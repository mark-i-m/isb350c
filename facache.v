==> flow/design.v <==
`timescale 1ps/1ps
module facache(input clk, input [15:0]adr, input readEnable,  
    input [15:0]insert_adr, input [15:0]data_in, input valid_in,  
    output [15:0]data_out, output valid_out,  
    output [15:0]evicted_adr, output [15:0]evicted_data, output evicted_valid);  
    parameter DEBUG = 0;
    reg [15:0]data_out_reg;
    reg valid_out_reg = 0;
    assign data_out = data_out_reg;
    assign valid_out = valid_out_reg;
    reg [15:0]evicted_adr_reg;
    reg [15:0]evicted_data_reg;
    reg evicted_valid_reg = 0;
    assign evicted_adr = evicted_adr_reg;
    assign evicted_data = evicted_data_reg;
    assign evicted_valid = evicted_valid_reg;
    reg v[3:0];
    reg [15:0]tag[3:0];
    reg [15:0]data[3:0];
    initial begin
        v[0] <= 0;
        v[1] <= 0;
        v[2] <= 0;
        v[3] <= 0;
    end
    reg lru_write;
    reg [1:0]used;
    wire [1:0]lru_idx;  
    lru lru0(clk, lru_write, used, lru_idx);
    function isHit;
        input [1:0]i;
        input [15:0]a;
        isHit = v[i] && tag[i] == a;
    endfunction
    reg [1:0]entry_tmp;
    always @(posedge clk) begin
        if (valid_in &&
            !isHit(0,insert_adr) &&
            !isHit(1,insert_adr) &&
            !isHit(2,insert_adr) &&
            !isHit(3,insert_adr)) begin  
            if (!v[0]) begin
                v[0] <= 1;
                tag[0] <= insert_adr;
                data[0] <= data_in;
                lru_write <= 1;
                used <= 0;
                if (DEBUG) $display("%m[0] <= %x @ %x", data_in, insert_adr);
            end else if (!v[1]) begin
                v[1] <= 1;
                tag[1] <= insert_adr;
                data[1] <= data_in;
                lru_write <= 1;
                used <= 1;
                if (DEBUG) $display("%m[1] <= %x @ %x", data_in, insert_adr);
            end else if (!v[2]) begin
                v[2] <= 1;
                tag[2] <= insert_adr;
                data[2] <= data_in;
                lru_write <= 1;
                used <= 2;
                if (DEBUG) $display("%m[2] <= %x @ %x", data_in, insert_adr);
            end else if (!v[3]) begin
                v[3] <= 1;
                tag[3] <= insert_adr;
                data[3] <= data_in;
                lru_write <= 1;
                used <= 3;
                if (DEBUG) $display("%m[3] <= %x @ %x", data_in, insert_adr);
            end else begin  
                evicted_adr_reg <= tag[lru_idx];
                evicted_data_reg <= data[lru_idx];
                evicted_valid_reg <= 1;
                v[lru_idx] <= 1;
                tag[lru_idx] <= insert_adr;
                data[lru_idx] <= data_in;
                lru_write <= 1;
                used <= lru_idx;
                if (DEBUG) $display("%m[%d] <= %x @ %x", lru_idx, data_in, insert_adr);
            end
        end else if(readEnable) begin
            if (isHit(0,adr)) begin
                valid_out_reg <= 1;
                data_out_reg <= data[0];
                lru_write <= 1;
                used <= 0;
                if (DEBUG) $display("%m[0] hit %x @ %x", data[0], adr);
            end else if (isHit(1,adr)) begin
                valid_out_reg <= 1;
                data_out_reg <= data[1];
                lru_write <= 1;
                used <= 1;
                if (DEBUG) $display("%m[1] hit %x @ %x", data[1], adr);
            end else if (isHit(2,adr)) begin
                valid_out_reg <= 1;
                data_out_reg <= data[2];
                lru_write <= 1;
                used <= 2;
                if (DEBUG) $display("%m[2] hit %x @ %x", data[2], adr);
            end else if (isHit(3,adr)) begin
                valid_out_reg <= 1;
                data_out_reg <= data[3];
                lru_write <= 1;
                used <= 3;
                if (DEBUG) $display("%m[3] hit %x @ %x", data[3], adr);
            end else begin
                valid_out_reg <= 0;
                data_out_reg <= 16'hxxxx;
                lru_write <= 0;
            end
        end
        if (evicted_valid_reg) begin
            evicted_valid_reg <= 0;
        end
    end
endmodule
`timescale 1ps/1ps
module lru(input clk, input lru_we, input [1:0]used, output [1:0]lru_idx);
    parameter DEBUG = 0;
    reg [1:0]lru[3:0];
    initial begin
        lru[0] = 0;
        lru[1] = 1;
        lru[2] = 2;
        lru[3] = 3;
    end
    always @(posedge clk) begin
        if (lru_we) begin  
            if (lru[3] == used) begin
                lru[3] <= lru[2];
                lru[2] <= lru[1];
                lru[1] <= lru[0];
                lru[0] <= used;
            end else if (lru[2] == used) begin
                lru[2] <= lru[1];
                lru[1] <= lru[0];
                lru[0] <= used;
            end else if (lru[1] == used) begin
                lru[1] <= lru[0];
                lru[0] <= used;
            end
            if (DEBUG) $display("MRU->LRU: %d %d %d %d", lru[0], lru[1], lru[2], lru[3]);
        end
    end
    assign lru_idx = lru[3];
endmodule
# Tool chain data of facache
# What the tools print for facache, step after step.
# Line numbers count from 1 in the design file above.
# Operators: Yosys type, input widths -> output width; for muxes data width and select width s.
# Library cell names are shortened.
# Not given: --
dict set report inputs {
  design {facache}
  clock {clk}
  lib {sky130hd}
  lib_corner {tt_025C_1v80}
}

# Elaborated design
# Yosys after proc, flatten, opt, wreduce and memory -nomap, before mapping. Print and check cells are not counted.
# Memory sizes are those after Yosys's memory passes, which may raise the word count (mostly to a power of two), join words into wider ones and drop unused or constant bits.
dict set report word_totals {
  ff_bits 29
  ram_bits 132
  mem_count 3
  input_bits 51
}
# memory size width line_no
set mem_list {}
lappend mem_list {data 4 16 19} ;# reg [15:0]data[3:0];
lappend mem_list {tag 4 16 18} ;# reg [15:0]tag[3:0];
lappend mem_list {v 4 1 17} ;# reg v[3:0];
dict set report classes {
  eq_ne 11
  mux 97
  bitwise 1
  reduce_logical 29
}
# operator count
set op_table {}
lappend op_table {{$mux 16} 44}
lappend op_table {{$eq 16x16->1} 8}
lappend op_table {{$mux 2} 26}
lappend op_table {{$reduce_or 16->1} 2}
lappend op_table {{$mux 1} 27}
lappend op_table {{$logic_and 1x1->1} 12}
lappend op_table {{$reduce_and 2->1} 5}
lappend op_table {{$eq 2x2->1} 3}
lappend op_table {{$reduce_and 5->1} 1}
lappend op_table {{$reduce_bool 5->1} 1}
lappend op_table {{$logic_not 1->1} 4}
lappend op_table {{$reduce_bool 2->1} 2}
lappend op_table {{$reduce_bool 3->1} 1}
lappend op_table {{$not 1->1} 1}
lappend op_table {{$reduce_or 1->1} 1}

# Longest topological paths
# Longest topological path by Yosys (ltp), each cell counted once; first at word level (registers and memories cut), then after technology mapping (sequential cells cut; the memories' decode and read muxes count).
dict set report logic_depth {
  ltp_word 10
  abc_area 0
  mapped_depth 9
  mapped_depth_nobuf 6
}

# Netlist
# Yosys stat after the flow's synthesis: flattened, memories mapped to cells. It holds for the ABC_AREA given above (unset counts as 0); a run with the other value may have another netlist.
dict set report mapped {
  cell_count 587
  synth_area_um2 8987.4
  ffs 193
}
# cell count
set types {}
lappend types {edfxtp_1 187}
lappend types {mux4_2 32}
lappend types {xor2_1 76}
lappend types {xnor2_1 58}
lappend types {nor4_1 24}
lappend types {dfxtp_1 6}
lappend types {nand2_1 28}
lappend types {nand4_1 16}
lappend types {o21ai_0 19}
lappend types {a211oi_1 11}
lappend types {a21boi_0 10}
lappend types {a2111oi_0 6}
lappend types {a221oi_1 6}
lappend types {nand3_1 10}
lappend types {nor2_1 13}
lappend types {clkbuf_1 12}
lappend types {nor3_1 9}
lappend types {a21oi_1 7}
# Other cell types: 31; their cells: 57.
# The figures by module come from a second, unflattened synthesis with its own total; it is not the netlist above.
dict set report hier_totals {
  cells_unflattened 593
  area_unflattened_um2 9029.9
}
# Rows give one instance, submodules left out.
# module instances cells mod_area_um2 seq_area_um2
set by_module {}
lappend by_module {facache 1 573 8694.6 5495.3}
lappend by_module {lru 1 20 335.3 240.2}

# Timing after synthesis
# Source: OpenSTA report_checks on the synthesized netlist (no wires, ideal clock, input and output delay 20% of the period each), path of least setup slack; recovery checks are left aside. Register names are those of the netlist, which keeps one name where synthesis merged equal registers.
dict set report synth_path {
  path_type {input to register}
  startpoint {input insert_adr[4]}
  endpoint {memory data[3][0]}
  tclk_ns 10.2
  input_delay_ns 2.040
  setup_time_ns 0.501
  t_arrival_ns 6.428
  required_ns 9.699
  path_slack_ns 3.271
  delay_ns 4.889
  stages 7
  n_path_buf 1
  period_less_setup_slack_ns 6.929
}
# "delay_ns" = arrival - input delay + setup time.
# "stages" counts driving pins, that of a launching flip-flop among them; a cell with two outputs on the path counts twice.
# "period_less_setup_slack_ns" is the clock period less the worst setup slack; recovery checks do not enter. This is arithmetic on one report: input and output delays are still those of the set period (20% each).
# Between the ends stands the longest chain of elaborated cells between them, by number of cells; it is not shown to be the way that was timed. Of several equally long chains one is given.
# Each line given opens the expression or statement behind the cell; cells for indexed reads and writes are added by Yosys, which also makes memories of some case tables.
# The path ends at the enable pin of a flip-flop; only ways to that pin are counted.
dict set report synth_via {
  path_cell_list {xor2_1 nor4_1 nand4_1 nor4_1 or4b_2 clkbuf_1 nor4_1}
  elab_chain_len 10
}
# item line_no
set synth_lines {}
lappend synth_lines {{start, declared} 3} ;# input [15:0]insert_adr, input [15:0]data_in, input valid_in,
lappend synth_lines {{$eq 16x16->1} 33} ;# isHit = v[i] && tag[i] == a;
lappend synth_lines {{$logic_and 1x1->1} 33}
lappend synth_lines {{$logic_not 1->1} 38} ;# !isHit(0,insert_adr) &&
lappend synth_lines {{$logic_and 1x1->1 x4} 37} ;# if (valid_in &&
lappend synth_lines {{$mux 1} 37}
lappend synth_lines {{$reduce_or 16->1} --}
lappend synth_lines {{$mux 2} --}
lappend synth_lines {{end, declared} 19} ;# reg [15:0]data[3:0];

# Timing after layout
# From the final timing report of record 1: the path of least setup slack in the routed layout; clock arrival at registers is part of the times.
dict set report layout_path {
  path_type {input to register}
  startpoint {input insert_adr[5]}
  endpoint {register data_out_reg[5]}
  tclk_ns 7.47
  input_delay_ns 1.49
  setup_time_ns 0.37
  t_arrival_ns 5.48
  required_ns 7.54
  path_slack_ns 2.06
  stages 7
  n_path_buf 2
}
# Between the ends stands the longest chain of elaborated cells between them, by number of cells; it is not shown to be the way that was timed. Of several equally long chains one is given.
# A register here has more assigning lines than the two given.
dict set report layout_via {
  path_cell_list {clkdlybuf4s50_1 xnor2_1 nand4_1 nor4_1 or4b_2 clkbuf_1 and2_1}
  elab_chain_len 9
}
# item line_no
set layout_lines {}
lappend layout_lines {{start, declared} 3} ;# input [15:0]insert_adr, input [15:0]data_in, input valid_in,
lappend layout_lines {{$eq 16x16->1} 33} ;# isHit = v[i] && tag[i] == a;
lappend layout_lines {{$logic_and 1x1->1} 33}
lappend layout_lines {{$logic_not 1->1} 38} ;# !isHit(0,insert_adr) &&
lappend layout_lines {{$logic_and 1x1->1 x4} 37} ;# if (valid_in &&
lappend layout_lines {{$not 1->1} --}
lappend layout_lines {{$reduce_and 2->1} --}
lappend layout_lines {{end, assigned} 84} ;# data_out_reg <= data[0];
lappend layout_lines {{end, assigned} 90} ;# data_out_reg <= data[1];
lappend layout_lines {{end, declared} 7} ;# reg [15:0]data_out_reg;

; Design facache on sky130hd. What follows are 2 stored runs of the flow, each under its own settings; their order means nothing. The constraints put input and output delay at 20% of the set period each and load the outputs with 0.01 pF.
; "period_reached_ns": clock period set for the run, less the worst setup slack. It is reckoned from that one timing run; input and output delays stay at 20% of the period that was set.
; "design_power_uw" is the tool's figure for a default switching activity; nothing was simulated.

[record 1: settings]
period_ns = 7.47
CORE_UTILIZATION = 33
PLACE_DENSITY_LB_ADDON = 0.08
HOLD_SLACK_MARGIN = 0.08
CORE_ASPECT_RATIO = 1.09
CORE_MARGIN = 8
ABC_AREA = 0
GPL_TIMING_DRIVEN = 0
MIN_ROUTING_LAYER = met2
CAP_MARGIN = 20
SLEW_MARGIN = 20
[record 1: results]
post_synth_area_um2 = 8987.4
die_area_um2 = 32776.5
stdcell_area_um2 = 11302.1
finish.utilization_pct = 41.8
setup_worst_slack_ns = 2.064
final_setup_tns_ns = 0.000
worst_hold_slack_ns = 0.425
design_power_uw = 2574
period_reached_ns = 5.406

[record 2: settings]
period_ns = 4.27
CAP_MARGIN = 20
CORE_MARGIN = 2
CORE_UTILIZATION = 40
SLEW_MARGIN = 20
[record 2: results]
post_synth_area_um2 = 8987.4
die_area_um2 = 23683.7
stdcell_area_um2 = 11089.4
finish.utilization_pct = 50.5
setup_worst_slack_ns = 0.570
final_setup_tns_ns = 0.000
worst_hold_slack_ns = 0.423
design_power_uw = 4403
period_reached_ns = 3.700
